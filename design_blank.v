==> flow/design.v <==
module trigger (
input clock,
input reset,
input trigger_write_enable,
input trigger_side,
input trigger_direction,
input [7:0] trigger_price,
input [7:0] bid_price,
input [7:0] ask_price,
output reg trigger_satisfied = 0
);
parameter 	IDLE = 2'b00,
			READ_TRIGGER = 2'b11,
			BID_STATE = 2'b01,
			ASK_STATE = 2'b10;
reg [1:0] c_state, n_state;
reg s_trigger_side;
reg s_trigger_direction;
reg s_trigger_write_enable;
reg [7:0] s_trigger_price;
always @ (posedge(clock), posedge(reset))
begin
	if(reset)
	begin
		c_state <= IDLE;
	end else
		c_state <= n_state;
end
always @(c_state, s_trigger_write_enable, trigger_side)
begin
    case (c_state)
		IDLE			: 	if(!s_trigger_write_enable) 	
								n_state = IDLE;
							else						n_state = READ_TRIGGER;
		READ_TRIGGER	:	if(!s_trigger_write_enable && !trigger_direction)
								n_state = BID_STATE;
							else if(!s_trigger_write_enable && trigger_direction)
								n_state = ASK_STATE;
							else
								n_state = READ_TRIGGER;
		BID_STATE				:	if(s_trigger_write_enable) 	
								n_state = READ_TRIGGER;
							else						
								n_state = BID_STATE;
		ASK_STATE				:	if(s_trigger_write_enable) 	
								n_state = READ_TRIGGER;
							else						
								n_state = ASK_STATE;
		endcase
end
always @(posedge(clock))
begin
	if (reset == 0)
	begin
		trigger_satisfied <= 1'b0;
		s_trigger_side <= 1'b0;
		s_trigger_direction <= 1'b0;
		s_trigger_write_enable <= 1'b1;
		s_trigger_price <= 8'b0;
		trigger_satisfied <= 1'b0;
	end else
	begin
		s_trigger_write_enable <= trigger_write_enable;
		case (n_state)
			IDLE :
            begin
				s_trigger_side <= s_trigger_side;
				s_trigger_direction <= s_trigger_direction;
				s_trigger_write_enable <= s_trigger_write_enable;
				s_trigger_price <= s_trigger_price;
				trigger_satisfied <= 1'b0;
            end
			READ_TRIGGER :
			begin
                s_trigger_side <= trigger_side;
				s_trigger_direction <= trigger_direction;
				s_trigger_write_enable <= trigger_write_enable;
				s_trigger_price <= trigger_price;
				trigger_satisfied <= 1'b0;
			end	
			BID_STATE:	
            begin
				s_trigger_side <= s_trigger_side;
				s_trigger_direction <= s_trigger_direction;
				s_trigger_write_enable <= s_trigger_write_enable;
				s_trigger_price <= s_trigger_price;
				if(bid_price > s_trigger_price)
					trigger_satisfied <= s_trigger_direction;
				else
					trigger_satisfied <= !(s_trigger_direction); 
            end
			ASK_STATE:
            begin
				s_trigger_side <= s_trigger_side;
				s_trigger_direction <= s_trigger_direction;
				s_trigger_write_enable <= s_trigger_write_enable;
				s_trigger_price <= s_trigger_price;
				if(bid_price > s_trigger_price)
					trigger_satisfied <= !(s_trigger_direction);
				else
					trigger_satisfied <= s_trigger_direction;
            end
			endcase
	end
end
endmodule
### From RTL to reports: trigger

What the tools print for trigger, step after step.
Line numbers count from 1 in the design file above.
Not given: --

| design | value |
|---|---|
| top module | trigger |
| clock port | clock |
| standard-cell library | sky130hd |
| library corner | tt_025C_1v80 |

### Elaborated design

Source: Yosys, flattened and elaborated, memories not mapped. Widths are those after wreduce. Registers that Yosys merges into a memory's read port (data or address) are not register bits. Print and check cells do not count. Equal cells are merged and count once.

| cells by class | value |
|---|---|
| $lt $le $gt $ge | 1 |
| equal/unequal tests | 6 |
| mux-type cells | 12 |
| reductions and logical operators | 9 |

Operators with widths:

| operator | count |
|---|---|
| == test 2 bit (second input constant) | 4 |
| > comparator 8 bit | 1 |
| parallel mux 2 bit (select 4 bit) | 1 |
| two-way mux 8 bit | 1 |
| two-way mux 2 bit | 3 |
| two-way mux 1 bit | 6 |
| == test 2 x 1 -> 1 bit (second input constant) | 2 |
| logical NOT 2 bit | 2 |
| logical NOT 1 bit | 3 |
| OR reduction 3 bit | 1 |
| parallel mux 1 bit (select 3 bit) | 1 |
| logical AND 1 bit | 2 |
| OR reduction 2 bit | 1 |

| bit counts | value |
|---|---|
| register bits after elaboration | 13 |
| output and inout bits | 1 |
| cells after elaboration | 33 |

### Depth

Depth = most cells in a row (Yosys ltp): at word level without a register or memory, in the mapped netlist without a sequential cell, where the memories' decode and read muxes count.

| depth | value |
|---|---|
| depth after elaboration | 8 |
| ABC_AREA | 0 |
| gate-level depth with buffers | 8 |
| gate-level depth less buffers | 8 |

### Mapped cells and area

Yosys stat after the flow's synthesis: flattened, memories mapped to cells. It holds for the ABC_AREA given above (unset counts as 0); a run with the other value may have another netlist.
The area totals of this step are shown rounded.

| synthesis totals | value |
|---|---|
| cells in the netlist | 90 |
| cell area after synthesis | 844.6 µm² |
| flip-flops | 15 |
| buffer cells | 2 |

Cell types:

| type | count | total area (µm²) |
|---|---|---|
| sky130_fd_sc_hd__dfxtp_1 | 11 | 220.211 |
| sky130_fd_sc_hd__ha_1 | 11 | 137.632 |
| sky130_fd_sc_hd__mux2i_1 | 10 | 100.096 |
| sky130_fd_sc_hd__dfrtp_1 | 3 | 75.072 |
| sky130_fd_sc_hd__nor2_1 | 13 | 48.797 |
| sky130_fd_sc_hd__inv_1 | 12 | 45.043 |
| sky130_fd_sc_hd__dfstp_2 | 1 | 26.275 |
| sky130_fd_sc_hd__nand3_1 | 4 | 20.019 |
| sky130_fd_sc_hd__nor2b_1 | 3 | 18.768 |
| sky130_fd_sc_hd__o2111ai_1 | 2 | 17.517 |
| sky130_fd_sc_hd__a21oi_1 | 3 | 15.014 |
| sky130_fd_sc_hd__a211oi_2 | 1 | 12.512 |
| sky130_fd_sc_hd__nand4_2 | 1 | 12.512 |
| sky130_fd_sc_hd__nor2_4 | 1 | 11.261 |
| sky130_fd_sc_hd__a211o_1 | 1 | 8.758 |
| sky130_fd_sc_hd__a21o_2 | 1 | 8.758 |
| sky130_fd_sc_hd__a21oi_2 | 1 | 8.758 |
| sky130_fd_sc_hd__and2b_1 | 1 | 7.507 |

Other cell types: 9; their cells: 10.

### Timing after synthesis

OpenSTA on the mapped netlist: ideal clock, no wires. The path of least setup slack (recovery checks aside). Input and output delay are each 20% of the period. Register names are those of the netlist, which keeps one name where synthesis merged equal registers.

| path post-synthesis | value |
|---|---|
| kind | register to register |
| start point | register c_state |
| end point | register trigger_satisfied |
| clock period | 2.66 ns |
| setup time | 0.062 ns |
| time at the first pin | 0.000 ns |
| arrival time | 1.850 ns |
| required time | 2.598 ns |
| path slack | 0.747 ns |
| delay of the path | 1.912 ns |
| stages | 9 |
| synthesis period reached | 1.913 ns |

"delay of the path" is the arrival time less input delay plus setup time.
"stages": output pins that drive a net of the path, with the launching flip-flop's if there is one; two outputs of one cell count as two.
"synthesis period reached" = period - worst setup slack (recovery checks aside). The figure is calculated, with input and output delays left at 20% of the set period.
Where an end lacks its bit number, it is one bit of the signal, or one of the new flip-flops if synthesis recoded a state register.
At most two assigning lines are given for a register; there are more.

| between the ends, post-synthesis | value |
|---|---|
| cell sequence | sky130_fd_sc_hd__dfrtp_1 -> sky130_fd_sc_hd__or3_1 -> sky130_fd_sc_hd__o21ai_1 -> sky130_fd_sc_hd__nand2_1 -> sky130_fd_sc_hd__ha_1 -> sky130_fd_sc_hd__nor2_1 -> sky130_fd_sc_hd__nand3_1 -> sky130_fd_sc_hd__a211o_1 -> sky130_fd_sc_hd__nand3_1 |

Ends and longest elaborated chain, post-synthesis:

| element | RTL line | text |
|---|---|---|
| start, declared | 16 | `reg [1:0] c_state, n_state;` |
| start, assigned | 25 | `c_state <= IDLE;` |
| start, assigned | 27 | `c_state <= n_state;` |
| end, assigned | 88 | `trigger_satisfied <= s_trigger_direction;` |
| end, assigned | 90 | `trigger_satisfied <= !(s_trigger_direction);` |
| end, declared | 10 | `output reg trigger_satisfied = 0` |

No chain of elaborated cells between the ends is given.

--- runs ---
Below are 2 stored runs of the flow (Yosys, OpenROAD; platform sky130hd) on trigger, each with its settings, unordered. Constraints: input delay and output delay 20% of the set period each, output load 0.01 pF.
Among the settings, - means not set for that run.

| stored run | period_ns | CORE_UTILIZATION | PLACE_DENSITY | CORE_ASPECT_RATIO | CELL_PAD_IN_SITES_GLOBAL_PLACEMENT | CELL_PAD_IN_SITES_DETAIL_PLACEMENT | GPL_TIMING_DRIVEN | GPL_ROUTABILITY_DRIVEN | CTS_CLUSTER_SIZE | SLEW_MARGIN | CAP_MARGIN | CORE_MARGIN | SETUP_SLACK_MARGIN | PLACE_DENSITY_LB_ADDON | TNS_END_PERCENT | ABC_AREA |
|---|---|---|---|---|---|---|---|---|---|---|---|---|---|---|---|---|
| entry A | 2.77 | 47 | 0.47 | 0.52 | 3 | 0 | 0 | 1 | 22 | 25 | 20 | 2 | - | - | - | - |
| entry B | 1.48 | 65 | - | 0.69 | 3 | - | 1 | - | - | 5 | 20 | 2 | -0.12 | 0.17 | 10 | 0 |

Entry A: did not finish, floorplanning stopped with PDN-0185
Entry B: did not finish, floorplanning stopped with PDN-0185
--- end ---
